==> flow/design.v <==
`timescale 1ns / 1ps
module TX_Data(
	 input  wire reset_n, 
	 input  wire clk,
    input  wire [7:0] DATA,
	 input  wire tx_complete_del_flag,
    input  wire button, 
    output reg  TXD,
	 output reg tx_busy,
	 output reg tx_complete_flag
    );
reg [7:0] Buffer;
reg [3:0] tx_index;
reg [3:0] state;
parameter IDLE=3'd0;
parameter START_BIT=3'd1; 
parameter DATA_TX=3'd2; 
parameter STOP_BIT=3'd3;
always @ (posedge clk or negedge reset_n) 
begin
		if(!reset_n)  
	begin
			state <= IDLE;
			TXD<=1'b1;
			tx_complete_flag<=1'b0;
			tx_busy<=1'b0;
			tx_index<=4'b000;  
			Buffer<=8'b0;
	end
		else 
			begin 
				case(state)
	IDLE:begin	
						TXD<=1'b1; 
						tx_busy<=1'b0;
						tx_index<=4'b000;
						if(button) begin 
						state<=START_BIT;
						Buffer <= DATA;
						end
						else begin
						state<=IDLE;
						Buffer <= Buffer;
						end
	end
   START_BIT:begin
						TXD<=1'b0;
						tx_complete_flag<=1'b0;
						tx_busy<=1'b1;
						tx_index<=4'b000;
						state<=DATA_TX;
	end
	 DATA_TX:begin
						tx_complete_flag<=1'b0;
						tx_busy<=1'b1;
						TXD<=Buffer[tx_index];
						if(tx_index<7)begin
						tx_index<=tx_index+1;  
						state<=DATA_TX;
						end
						else begin
						tx_index<=4'b000;
						state<=STOP_BIT; 
						end
	 end
	 STOP_BIT:begin
						TXD<=1'b1;
						tx_index<=4'b000;
						tx_complete_flag<=1'b1;
						tx_busy<=1'b0;
						if(!button)begin
						state<=IDLE;
						end
						else begin
						state<=START_BIT;
						end
		end		
				endcase
end	
end
endmodule
# --- Reports on TX_Data ---
# The steps from the RTL of TX_Data to its reports follow in flow order.
# Line numbers count from 1 in the design file above.
# Operators: Yosys type, input widths -> output width; for muxes data width and select width s.
# Library cell names are shortened.
inputs:
  top_module: "TX_Data"
  clk_port: "clk"
  lib: "sky130hd"
  corner: "tt_025C_1v80"

# --- Elaborated design ---
# Source: Yosys, flattened and elaborated, memories not mapped. Widths are those after wreduce. Registers that Yosys merges into a memory's read port (data or address) are not register bits. Print and check cells do not count. Equal cells are merged and count once.
bits:
  regBits: 19
  in_bits: 12
  wordCells: 30
classes:
  n_addsub: 1
  n_cmp: 1
  eq_ne: 3
  n_shift: 1
  muxes: 8
  n_reduce_logical: 10
ops:
  columns: ["cell", "n"]
  rows:
  - ["$pmux 4 s3", 1]
  - ["$eq 4x2->1 const B", 2]
  - ["$shiftx 8x4->1", 1]
  - ["$pmux 4 s2", 1]
  - ["$reduce_bool 2->1", 3]
  - ["$reduce_or 2->1", 2]
  - ["$add 4x1->4 const B", 1]
  - ["$eq 4x1->1 const B", 1]
  - ["$lt 4x3->1 const B", 1]
  - ["$logic_not 4->1", 1]
  - ["$reduce_bool 4->1", 1]
  - ["$mux 4", 1]
  - ["$pmux 1 s2", 2]
  - ["$reduce_bool 3->1", 1]
  - ["$reduce_or 3->1", 1]
  - ["$pmux 1 s3", 1]
  - ["$reduce_and 2->1", 1]
  - ["$mux 1", 2]

# --- Logic depth ---
# Yosys ltp: most cells in a row. Word level: on the elaborated netlist, between registers, memories and ports. Mapped: between sequential cells and ports; inverters and the memories' decode and read muxes count.
depth:
  word_depth: 3
  ABC_AREA: 1
  mapped_depth: 7
  depth_no_buf: 6

# --- Netlist ---
# The flow's flattened synthesis, as Yosys stat reports it; memories are mapped. The netlist is that of the ABC_AREA named above (0 if unset); the other value can give another one.
# The area totals of this step are shown rounded.
synth_totals:
  mapped_cells: 97
  area_um2: 866
  seq_area_um2: 478
  ffs: 19
  buffers: 2
by_type:
  columns: ["cell_type", "n"]
  rows:
  - ["dfrtp_1", 17]
  - ["inv_1", 16]
  - ["nand2_1", 16]
  - ["dfstp_2", 2]
  - ["nor2_1", 14]
  - ["a21oi_1", 10]
  - ["nand3_1", 8]
  - ["o21ai_2", 2]
  - ["a21oi_4", 1]
  - ["buf_4", 2]
  - ["ha_1", 1]
  - ["nor2_2", 2]
  - ["o22ai_2", 1]
  - ["nor2_4", 1]
  - ["nand3_2", 1]
  - ["a21oi_2", 1]
  - ["nor3_1", 1]
  - ["inv_2", 1]

# --- Path before layout ---
# OpenSTA on the mapped netlist: ideal clock, no wires. The path of least setup slack (recovery checks aside). Input and output delay are each 20% of the period. Register names are those of the netlist, which keeps one name where synthesis merged equal registers.
synth_timing:
  kind: "flip-flop to flip-flop"
  startpoint: "reg tx_index[1]"
  endpoint: "reg tx_index[0]"
  clock_period_ns: 2.44
  setup_time_ns: 0.074
  t_arrival_ns: 1.023
  setup_slack_ns: 1.342
  path_delay_ns: 1.097
  stages: 5
  synth_period_reached_ns: 1.098
# "path_delay_ns" = arrival - input delay + setup time.
# "stages" counts driving pins, that of a launching flip-flop among them; a cell with two outputs on the path counts twice.
# "synth_period_reached_ns" is the clock period less the worst setup slack; recovery checks do not enter. This is arithmetic on one report: input and output delays are still those of the set period (20% each).
# Between the ends stands the longest chain of elaborated cells between them, by number of cells; it is not shown to be the way that was timed. Of several equally long chains one is given.
# A line is the first line of the expression or statement that the cell stems from. Yosys adds cells for indexed reads and writes and turns some case tables into memories.
# At most two assigning lines are given for a register; there are more.
synth_between:
  cell_sequence: "dfrtp_1 ha_1 a21oi_4 nand3_2 o21ai_2"
  elab_chain_len: 3
  cells_between: 3
synth_lines:
  columns: ["item", "line_no", "text"]
  rows:
  - ["from (decl)", 13, "reg [3:0] tx_index;"]
  - ["from (assign)", 27, "tx_index<=4'b000;"]
  - ["from (assign)", 58, "tx_index<=tx_index+1;"]
  - ["$lt 4x3->1", 57, "if(tx_index<7)begin"]
  - ["$mux 4", 57, null]
  - ["$pmux 4 s2", 32, "case(state)"]
  - ["to (assign)", 36, "tx_index<=4'b000;"]
  - ["to (assign)", 58, null]
  - ["to (decl)", 13, null]

# --- Path in the finished layout ---
# Path of least setup slack in the final report of entry A (OpenROAD, finished layout, wires in). Where an end is a register, its clock arrival counts in the times.
layout_timing:
  kind: "flip-flop to output port"
  startpoint: "reg TXD"
  endpoint: "out TXD"
  clock_period_ns: 1.58
  output_delay_ns: 0.32
  t_arrival_ns: 0.96
  setup_slack_ns: 0.31
  stages: 2
# At most two assigning lines are given for a register; there are more.
layout_between:
  cell_sequence: "dfstp_2 buf_6"
  elab_chain_len: 0
  cells_between: 0
layout_lines:
  columns: ["item", "line_no", "text"]
  rows:
  - ["from (decl)", 8, "output reg  TXD,"]
  - ["from (assign)", 24, "TXD<=1'b1;"]
  - ["from (assign)", 56, "TXD<=Buffer[tx_index];"]
  - ["to (decl)", 8, null]

# Record of 2 stored runs of the RTL-to-layout flow on TX_Data, platform sky130hd. The runs are unordered. Constraints: input delay and output delay 20% of the set period each, output load 0.01 pF.
# "timing.worst_path_ns" = time allowed to the worst setup path (clock period - input delay - output delay, where it has them) - its slack; a late launch clock adds to it, a late capture clock takes from it.
# "totalPower_uw" rests on the timing tool's default activity at the inputs, not on a simulated workload.
# The results are shown rounded.
runs:
  - name: "entry A"
    settings:
      period_ns: 1.58
      CORE_UTILIZATION: 48
      SETUP_SLACK_MARGIN: 0.33
      PLACE_DENSITY: 0.63
      CELL_PAD_IN_SITES_DETAIL_PLACEMENT: 1
      TNS_END_PERCENT: 10
      ABC_AREA: 1
      CTS_CLUSTER_SIZE: 65
      CAP_MARGIN: 30
      MIN_ROUTING_LAYER: "met1"
      MAX_ROUTING_LAYER: "met5"
      CORE_MARGIN: 2
      SLEW_MARGIN: 20
    results:
      tns_setup_ns: 0.000
      timing.worst_path_ns: 0.96
      timing.worst_path_kind: "flip-flop to output port"
      worstSetupSlack_ns: 0.308
      totalPower_uw: 1930
      synth_area_um2: 866
      final_cell_area_um2: 1110
      dieArea_um2: 2160
  - name: "entry B"
    settings:
      period_ns: 1.97
      CORE_UTILIZATION: 50
      PLACE_DENSITY: 0.87
      CORE_ASPECT_RATIO: 1.64
      TNS_END_PERCENT: 20
      GPL_ROUTABILITY_DRIVEN: 0
      MIN_ROUTING_LAYER: "met2"
      CAP_MARGIN: 20
      CORE_MARGIN: 2
      SLEW_MARGIN: 20
    results:
      tns_setup_ns: 0.000
      timing.worst_path_ns: 1.35
      timing.worst_path_kind: "flip-flop to output port"
      worstSetupSlack_ns: 0.228
      totalPower_uw: 1310
      synth_area_um2: 801
      final_cell_area_um2: 986
      dieArea_um2: 1950
